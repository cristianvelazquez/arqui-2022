==> flow/design.v <==
`timescale 1ns / 1ps
module alu
#(
  parameter NB_OP        =   6,
  parameter NB_IN        =   8,
  parameter NB_OUT       =   8,
  parameter NB_IN_ENABLE =   3
)
(
  input                             i_clk,
  input   [NB_IN_ENABLE - 1 : 0]    i_enable,
  input   [NB_IN - 1 : 0]           i_switch,
  output  [NB_OUT - 1 : 0]          o_led,
  output                            o_carry_bit
);
  localparam ADD        =   6'b100000;  
  localparam SUB        =   6'b100010;  
  localparam AND        =   6'b100100;  
  localparam OR         =   6'b100101;  
  localparam XOR        =   6'b100110;  
  localparam SRA        =   6'b000011;  
  localparam SRL        =   6'b000010;  
  localparam NOR        =   6'b100111;  
  reg [NB_IN - 1 : 0]       data_a;
  reg [NB_IN - 1 : 0]       data_b;
  reg [NB_OP - 1 : 0]       op_code;
  reg [NB_OUT : 0]          result;  
  assign o_led          =   result;  
  assign o_carry_bit    =   result[NB_OUT];
  always@(posedge i_clk) begin:r_alu
    data_a  = i_enable[0] == 1 ? i_switch : data_a;
    data_b  = i_enable[1] == 1 ? i_switch : data_b;
    op_code = i_enable[2] == 1 ? i_switch : op_code;
    case(op_code)
      ADD:
        result = data_a + data_b;
      SUB:
        result = data_a - data_b;
      AND:
        result = data_a & data_b;
      OR:
        result = data_a | data_b;
      XOR:
        result = data_a ^ data_b;
      SRA:
        result = data_a >>> data_b;
      SRL:
        result = data_a >> data_b;
      NOR:
        result = ~(data_a | data_b);
      default:
        result = {NB_OUT{1'b0}};
    endcase
  end
 endmodule
# Reports on alu
# The steps from the RTL of alu to its reports follow in flow order.
# Line numbers count from 1 in the design file above.
# Operators: Yosys type, input widths -> output width; for muxes data width and select width s.
# Library cell names are shortened.
# A cell with n/a has no value.
# setup
top	alu
clock_port	i_clk
lib	sky130hd
corner	tt_025C_1v80

# Word level
# Source: Yosys, flattened and elaborated, memories not mapped. Widths are those after wreduce; folded enables and synchronous resets count as part of the registers. Registers that Yosys merges into a memory's read port (data or address) are not register bits. Print and check cells do not count. Equal cells are merged and count once.
# classes
n_addsub	2
eq_ne	8
n_shift	2
mux	4
logic	4
# ops
cell	count
$pmux 9 s8	1
$eq 6x6->1 const B	6
$mux 8	2
$eq 6x2->1 const B	2
$add 8x8->9	1
$sub 8x8->9	1
$shr 8x8->9	1
$sshr 8x8->9	1
$not 8->9	1
$and 8x8->8	1
$or 8x8->8	1
$xor 8x8->8	1
$mux 6	1
# word_totals
ff_bits	31
input_bits	12
out_inout_bits	9
elab_cells	24

# Depth
# Longest topological path by Yosys (ltp), each cell counted once; first at word level (registers and memories cut), then after technology mapping (sequential cells cut; the memories' decode and read muxes count).
# depth
depth_word	4
ABC_AREA	1
depth_mapped	18

# Netlist
# Source: synth_stat.txt of the flow (Yosys; design flattened, memories mapped). It holds for the ABC_AREA given above (unset counts as 0); a run with the other value may have another netlist.
# The area totals of this step are shown rounded.
# by_type
cell_type	count
dfxtp_1	31
nand2_1	120
ha_1	25
inv_1	45
nand3_1	30
o21ai_0	16
o21ai_2	9
nand2_2	12
nor2_1	19
nor2_4	6
xor2_1	7
nand4_1	9
a21oi_1	11
o21ai_4	3
buf_6	4
nand2_4	3
nor2_2	4
o21a_1	3
# Not listed: further types 17, cells in them 29.
# mapped
cell_count	386
mapped_area_um2	2649
sequential_area_um2	620.6
ffs	31
buf_cells	6

# Path before layout
# OpenSTA on the mapped netlist: ideal clock, no wires. The path of least setup slack (recovery checks aside). Input and output delay are each 20% of the period. Register names are those of the netlist, which keeps one name where synthesis merged equal registers.
# synth_timing
kind	in2reg
from	input port i_enable[2]
to	register result[5]
period_ps	6540
launch_ps	1308
t_arrival_ps	3404
slack_ps	3015
path_delay_ps	2217
driving_pins	15
synth_period_reached_ps	3525
# "path_delay_ps" is the arrival time less input delay plus setup time.
# "driving_pins" counts driving pins, that of a launching flip-flop among them; a cell with two outputs on the path counts twice.
# "synth_period_reached_ps" = period - worst setup slack (recovery checks aside). The figure is calculated, with input and output delays left at 20% of the set period.
# Between the ends stands the longest chain of elaborated cells between them, by number of cells; it is not shown to be the way that was timed. Of several equally long chains one is given.
# A line is the first line of the expression or statement that the cell stems from. Yosys adds cells for indexed reads and writes and turns some case tables into memories.
# A register here has more assigning lines than the two given.
# synth_via
path_cell_list	buf_6 > buf_6 > o21ai_2 > nand2_4 > nor2_2 > nand2_2 > inv_2 > a21oi_1 > xor2_1 > ha_1 > a21oi_1 > o211ai_1 > or2_2 > nand3_1 > nand3_1
elab_chain_cells	3
cells_between	10
lines_between	2
cone_classes	eq/ne (8); mux (2)
# synth_rtl
item	line_no	source
start, declared	11	input   [NB_IN_ENABLE - 1 : 0]    i_enable,
$mux 6	33	op_code = i_enable[2] == 1 ? i_switch : op_code;
$eq 6x6->1	34	case(op_code)
$pmux 9 s8	34
end, assigned	36	result = data_a + data_b;
end, assigned	38	result = data_a - data_b;
end, declared	27	reg [NB_OUT : 0]          result;

# Path in the finished layout
# From the final timing report of flow run 1: the path of least setup slack in the routed layout; clock arrival at registers is part of the times.
# The path's times are printed in steps of 10 ps; the period is the one set.
# layout_timing
kind	in2reg
from	input port i_enable[2]
to	register result[5]
period_ps	2320
launch_ps	460
t_arrival_ps	2680
slack_ps	-170
driving_pins	17
# Between the ends stands the longest chain of elaborated cells between them, by number of cells; it is not shown to be the way that was timed. Of several equally long chains one is given.
# A register here has more assigning lines than the two given.
# layout_via
path_cell_list	buf_6 > buf_12 > buf_8 > o21ai_4 > inv_4 > nor2_4 > nand3_4 > nand2_2 > xor2_1 > ha_1 > nand2_1 > nand2_1 > inv_2 > o211ai_1 > or2_4 > nand3_4 > nand3_2
elab_chain_cells	3
cells_between	10
lines_between	2
cone_classes	eq/ne (8); mux (2)
# layout_rtl
item	line_no	source
start, declared	11	input   [NB_IN_ENABLE - 1 : 0]    i_enable,
$mux 6	33	op_code = i_enable[2] == 1 ? i_switch : op_code;
$eq 6x6->1	34	case(op_code)
$pmux 9 s8	34
end, assigned	36	result = data_a + data_b;
end, assigned	38	result = data_a - data_b;
end, declared	27	reg [NB_OUT : 0]          result;

# Measured results for alu: 2 stored runs of the Yosys and OpenROAD flow on sky130hd. The settings differ; the order carries no meaning. The constraints put input and output delay at 20% of the set period each and load the outputs with 0.01 pF.
# "worst_setup_path_time_ps" means the part of the period allowed to the worst setup path (the constraints hold back 20% at inputs and 20% at outputs) less its slack; where the path has registers, the arrival times of their clocks count too.
# By "totalPower_mw" is meant OpenSTA's value without simulated activity: inputs other than the clock are taken to toggle once in ten clock periods, and the tool carries that through the logic.
# "worst_setup_path_time_ps" is known to 10 ps.
# The results are shown rounded.
# Settings: . = not set for that run.
# Among the results, . means that no value is shown for the run.
setting or result,flow run 1,flow run 2
period_ns,2.32,3.0
CORE_UTILIZATION,27,71
SETUP_SLACK_MARGIN,0.49,0.46
PLACE_DENSITY,0.67,.
CORE_MARGIN,2,6
ABC_AREA,1,0
GPL_ROUTABILITY_DRIVEN,1,.
CAP_MARGIN,5,20
SLEW_MARGIN,40,20
MIN_ROUTING_LAYER,met1,met2
PLACE_DENSITY_LB_ADDON,.,0.09
CELL_PAD_IN_SITES_GLOBAL_PLACEMENT,.,1
CELL_PAD_IN_SITES_DETAIL_PLACEMENT,.,1
TNS_END_PERCENT,.,75
MAX_ROUTING_LAYER,.,met5
synth_area_um2,2649,.
dieArea_um2,10620,.
stdcell_area_um2,4213,.
ws_setup_ps,-173,.
setup_tns_ps,-680,.
fin_hold_ws_ps,515,.
totalPower_mw,2.262,.
worst_setup_path_time_ps,2030,.
critical_path_type,in2reg,.
# Flow run 2: stopped before the end: placement reported FLW-0024
